==> flow/design.v <==
module amba_ahb_slave #(
  parameter AW = 32,     
  parameter DW = 32,     
  parameter DE = "LITTLE",     
  parameter RW = 1,     
  parameter MS = 1024,   
  parameter AM = {10{1'b1}},   
  parameter LW_NS = 0,   
  parameter LW_S  = 0,   
  parameter LR_NS = 0,   
  parameter LR_S  = 0    
)(
  input  wire          hclk,      
  input  wire          hresetn,   
  input  wire          hsel,      
  input  wire [AW-1:0] haddr,     
  input  wire    [1:0] htrans,    
  input  wire          hwrite,    
  input  wire    [2:0] hsize,     
  input  wire    [2:0] hburst,    
  input  wire    [3:0] hprot,     
  input  wire [DW-1:0] hwdata,    
  output wire [DW-1:0] hrdata,    
  output reg           hready,    
  output reg  [RW-1:0] hresp,     
  input  wor           error      
);
localparam SW = DW/8;   
wor           error_req;
assign error_req = 1'b0;
assign error_req = error;           
wire [32-1:0] delay;     
wire [32-1:0] cnt_t;     
reg  [32-1:0] cnt_t_r;   
reg           hsel_r;
reg  [AW-1:0] haddr_r;
reg     [1:0] htrans_r;
reg           hwrite_r;
reg     [2:0] hsize_r;
reg     [2:0] hburst_r;
reg     [2:0] hprot_r;
reg     [7:0] mem [0:MS-1];
genvar i;
wire    [7:0] bytes;
wire [DW-1:0] wdata;     
wire [DW-1:0] rdata;     
wire          trn;       
wire          trn_req;   
wire          trn_ack;   
always @(negedge hresetn, posedge hclk)
if (~hresetn) begin
  htrans_r <= 2'b00;
  for(int i=0;i<1024;i++) mem[i]=8'hx;
end else if (hready) begin
  hsel_r   <= hsel;
  haddr_r  <= haddr;
  htrans_r <= htrans;
  hwrite_r <= hwrite;
  hsize_r  <= hsize;
  hburst_r <= hburst;
  hprot_r  <= hprot;
end
always @(negedge hresetn, posedge hclk)
if (~hresetn) begin
  cnt_t_r <= 0;
  hready  <= 1'b1;
  hresp   <= 1'b0;
end else begin
  cnt_t_r <= cnt_t;
  if (error) begin
    if (hready) begin
      if ((htrans == 2'b00) | (htrans == 2'b01)) begin
        hresp   <= 1'b0;
        hready  <= 1'b1;
      end
      if ((htrans == 2'b10) | (htrans == 2'b11)) begin
        hresp   <= (cnt_t == 0) ? 1'b1 : 1'b0;
        hready  <= 1'b0;
      end
    end else begin
      if ((htrans_r == 2'b10) | (htrans_r == 2'b11)) begin
        if (hresp == 1'b0) begin
          hresp   <= (cnt_t == 0) ? 1'b1 : 1'b0;
        end else begin
          hready  <= 1'b1;
        end
      end
    end
  end else begin
    hresp   <= 1'b0;
    hready  <= (cnt_t == 0);
  end
end
assign delay = htrans[0] ? (hwrite ? LW_S  : LR_S )
                         : (hwrite ? LW_NS : LR_NS);
assign cnt_t = hready ? (htrans[1] & hsel ? delay
                                          : 0)
                      : cnt_t_r - 1;
assign trn_req = ((htrans_r == 2'b10) | (htrans_r == 2'b11)) & hsel_r;
assign trn_ack = hready;
assign trn     = trn_req & trn_ack;
assign bytes = 1 << hsize_r;
generate
  for (i=0; i<SW; i=i+1) begin
    if (DE == "BIG") begin
    end else if (DE == "LITTLE") begin
    end
  end
        assign  wdata  =  hwdata ;
        assign  hrdata =  rdata ;
endgenerate
generate
  for (i=0; i<SW; i=i+1) begin
    always @(posedge hclk) begin
      if (trn & (hresp == 1'b0) & hwrite_r) begin
        if (((haddr_r&AM)%SW <= i) & (i < ((haddr_r&AM)%SW + bytes)))  mem [(haddr_r&AM)/SW*SW+i] <= wdata [8*i+:8];
      end
    end
  end
endgenerate
generate
  for (i=0; i<SW; i=i+1) begin
    assign rdata [8*i+:8] = ((trn & (hresp == 1'b0) & ~hwrite_r) & ((haddr_r&AM)%SW <= i) & (i < ((haddr_r&AM)%SW + bytes))) ? mem [(haddr_r&AM)/SW*SW+i] : 8'hxx;
  end
endgenerate
endmodule
# Reports on amba_ahb_slave
# The steps from the RTL of amba_ahb_slave to its reports follow in flow order.
# Line numbers count from 1 in the design file above.
# Operators carry their Yosys type and port widths (W data, S select, Z words).
# Library cell names are shortened.
setup:
  top_module: "amba_ahb_slave"
  clock_port: "hclk"
  cell_library: "sky130hd"
  pvt_corner: "tt_025C_1v80"

# After elaboration
# Counts by Yosys on the flattened word-level netlist (proc, flatten, opt, wreduce). Print and check cells are left out. Cells with the same type and inputs are merged into one.
word_totals:
  ff_bits: 36
  out_inout_bits: 34
  wordCells: 31
classes:
  add_sub_neg: 1
  equal: 7
  mux: 13
  n_logic: 3
  reduce_and_logical: 3
ops:
  columns: ["cell", "n"]
  rows:
  - ["$sub A32 B1 Y32 const B", 1]
  - ["$logic_not A32 Y1", 1]
  - ["$mux W32", 1]
  - ["$mux W1", 12]
  - ["$eq A2 B2 Y1 const B", 4]
  - ["$ne A4 B2 Y1 const B", 1]
  - ["$or A1 B1 Y1", 3]
  - ["$ne A3 B2 Y1 const B", 1]
  - ["$eq A2 B1 Y1 const B", 1]
  - ["$logic_not A2 Y1", 1]
  - ["$reduce_and A2 Y1", 1]

# Longest topological paths
# Depth = most cells in a row (Yosys ltp): at word level without a register or memory, in the mapped netlist without a sequential cell, where the memories' decode and read muxes count.
depth:
  ltp_word: 8
  ABC_AREA: 0
  mapped_depth: 9
  mapped_depth_nobuf: 9

# Synthesis result
# Source: synth_stat.txt of the flow (Yosys; design flattened, memories mapped). It holds for the ABC_AREA given above (unset counts as 0); a run with the other value may have another netlist.
# Totals and module areas in this step are rounded.
types:
  columns: ["type", "n", "area_total_um2"]
  rows:
  - ["dfrtp_1", 34, 850.816]
  - ["buf_4", 32, 240.23]
  - ["xnor2_1", 16, 140.134]
  - ["nor2_1", 34, 127.622]
  - ["xor2_1", 7, 61.309]
  - ["nor3_1", 11, 55.053]
  - ["a21oi_1", 7, 35.034]
  - ["nand3_1", 7, 35.034]
  - ["nand2_1", 9, 33.782]
  - ["nor4_1", 5, 31.28]
  - ["or3_1", 5, 31.28]
  - ["nor3_2", 3, 30.029]
  - ["o21ai_0", 6, 30.029]
  - ["or4_1", 4, 30.029]
  - ["dfstp_2", 1, 26.275]
  - ["nand4_1", 4, 25.024]
  - ["o21a_1", 3, 22.522]
  - ["or4_4", 2, 22.522]
# Other cell types: 31; their cells: 43.
mapped:
  mapped_cells: 233
  mapped_area_um2: 2190
  sequential_area_um2: 877
  ff_cells: 35
  buffers: 37

# Worst setup path after synthesis
# Path of least setup slack by OpenSTA after synthesis, without wires, with an ideal clock, recovery checks aside; 20% of the period is set as input and as output delay. Where synthesis merged equal registers, the netlist keeps one of their names.
synth_timing:
  path_type: "reg2reg"
  from: "reg cnt_t_r[0]"
  to: "reg hresp"
  period_ns: 3.19
  arrival_time_ns: 2.262
  required_ns: 3.063
  setup_slack_ns: 0.801
  delay_ns: 2.389
  path_stages: 10
  period_less_setup_slack_ns: 2.389
# "delay_ns" = arrival - input delay + setup time.
# "path_stages": output pins that drive a net of the path, with the launching flip-flop's if there is one; two outputs of one cell count as two.
# "period_less_setup_slack_ns" = period - worst setup slack (recovery checks aside). The figure is calculated, with input and output delays left at 20% of the set period.
# Between the ends stands the longest chain of elaborated cells between them, by number of cells; it is not shown to be the way that was timed. Of several equally long chains one is given.
# A line is the first line of the expression or statement that the cell stems from. Yosys adds cells for indexed reads and writes and turns some case tables into memories.
# At most two assigning lines are given for a register; there are more.
synth_between:
  cell_sequence: "dfrtp_1 -> inv_1 -> ha_1 -> nor3b_4 -> nand3_4 -> or4_1 -> or2_0 -> and3_1 -> a41oi_2 -> o31ai_2"
  elab_chain_cells: 8
  cells_between: 9
  classes_between: "add/sub (1); mux (7); reduce/logical (1)"
synth_lines:
  columns: ["item", "line", "source"]
  rows:
  - ["from (decl)", 34, "reg  [32-1:0] cnt_t_r;"]
  - ["from (assign)", 65, "cnt_t_r <= 0;"]
  - ["from (assign)", 69, "cnt_t_r <= cnt_t;"]
  - ["$sub A32 B1 Y32", 98, ": cnt_t_r - 1;"]
  - ["$mux W32", 96, "assign cnt_t = hready ? (htrans[1] & hsel ? delay"]
  - ["$logic_not A32 Y1", 83, "hresp   <= (cnt_t == 0) ? 1'b1 : 1'b0;"]
  - ["$mux W1", 83, null]
  - ["$mux W1", 82, "if (hresp == 1'b0) begin"]
  - ["$mux W1", 81, "if ((htrans_r == 2'b10) | (htrans_r == 2'b11)) begin"]
  - ["$mux W1", 71, "if (hready) begin"]
  - ["$mux W1", 70, "if (error) begin"]
  - ["to (assign)", 77, "hresp   <= (cnt_t == 0) ? 1'b1 : 1'b0;"]
  - ["to (assign)", 83, null]
  - ["to (decl)", 25, "output reg  [RW-1:0] hresp,"]

# Timing after layout
# From the final timing report of flow run A: the path of least setup slack in the routed layout; clock arrival at registers is part of the times.
layout_timing:
  path_type: "reg2reg"
  from: "reg cnt_t_r[12]"
  to: "reg hresp"
  period_ns: 3.52
  arrival_time_ns: 2.80
  required_ns: 3.71
  setup_slack_ns: 0.91
  path_stages: 8
# Between the ends stands the longest chain of elaborated cells between them, by number of cells; it is not shown to be the way that was timed. Of several equally long chains one is given.
# At most two assigning lines are given for a register; there are more.
layout_between:
  cell_sequence: "dfrtp_1 -> nor3_2 -> nand3_1 -> or4_4 -> a211oi_2 -> a41o_1 -> nand4b_1 -> o31ai_2"
  elab_chain_cells: 8
  cells_between: 9
  classes_between: "add/sub (1); mux (7); reduce/logical (1)"
layout_lines:
  columns: ["item", "line", "source"]
  rows:
  - ["from (decl)", 34, "reg  [32-1:0] cnt_t_r;"]
  - ["from (assign)", 65, "cnt_t_r <= 0;"]
  - ["from (assign)", 69, "cnt_t_r <= cnt_t;"]
  - ["$sub A32 B1 Y32", 98, ": cnt_t_r - 1;"]
  - ["$mux W32", 96, "assign cnt_t = hready ? (htrans[1] & hsel ? delay"]
  - ["$logic_not A32 Y1", 83, "hresp   <= (cnt_t == 0) ? 1'b1 : 1'b0;"]
  - ["$mux W1", 83, null]
  - ["$mux W1", 82, "if (hresp == 1'b0) begin"]
  - ["$mux W1", 81, "if ((htrans_r == 2'b10) | (htrans_r == 2'b11)) begin"]
  - ["$mux W1", 71, "if (hready) begin"]
  - ["$mux W1", 70, "if (error) begin"]
  - ["to (assign)", 77, "hresp   <= (cnt_t == 0) ? 1'b1 : 1'b0;"]
  - ["to (assign)", 83, null]
  - ["to (decl)", 25, "output reg  [RW-1:0] hresp,"]

# Stored flow runs of amba_ahb_slave (2 of them; Yosys, OpenROAD, sky130hd). They differ in their settings and are not a sequence. Constraints: input delay and output delay 20% of the set period each, output load 0.01 pF.
# By "clock_period_reached_ns" is meant the clock period of the run minus its worst setup slack. This is arithmetic on one report: input and output delays are still those of the set period (20% each).
# The results are shown rounded.
runs:
  - name: "flow run A"
    settings:
      period_ns: 3.52
      CAP_MARGIN: 20
      CORE_MARGIN: 2
      CORE_UTILIZATION: 40
      SLEW_MARGIN: 20
    results:
      clock_period_reached_ns: 2.614
      worstSetupSlack_ns: 0.906
      total_negative_slack_ns: 0.000
      final_stdcell_area_um2: 2320
      synth_area_um2: 2190
      design.die.area_um2: 6080
  - name: "flow run B"
    settings:
      period_ns: 1.67
      CORE_UTILIZATION: 15
      SETUP_SLACK_MARGIN: 0.5
      PLACE_DENSITY_LB_ADDON: 0.24
      CORE_ASPECT_RATIO: 0.92
      CORE_MARGIN: 7
      CELL_PAD_IN_SITES_DETAIL_PLACEMENT: 2
      TNS_END_PERCENT: 15
      CTS_CLUSTER_SIZE: 30
      CAP_MARGIN: 15
      MAX_ROUTING_LAYER: "met4"
      SLEW_MARGIN: 20
    results:
      worstSetupSlack_ns: -0.688
      final_stdcell_area_um2: 3430
      design.die.area_um2: 18200
      clock_period_reached_ns: 2.358
      synth_area_um2: 2190
      total_negative_slack_ns: -5.73
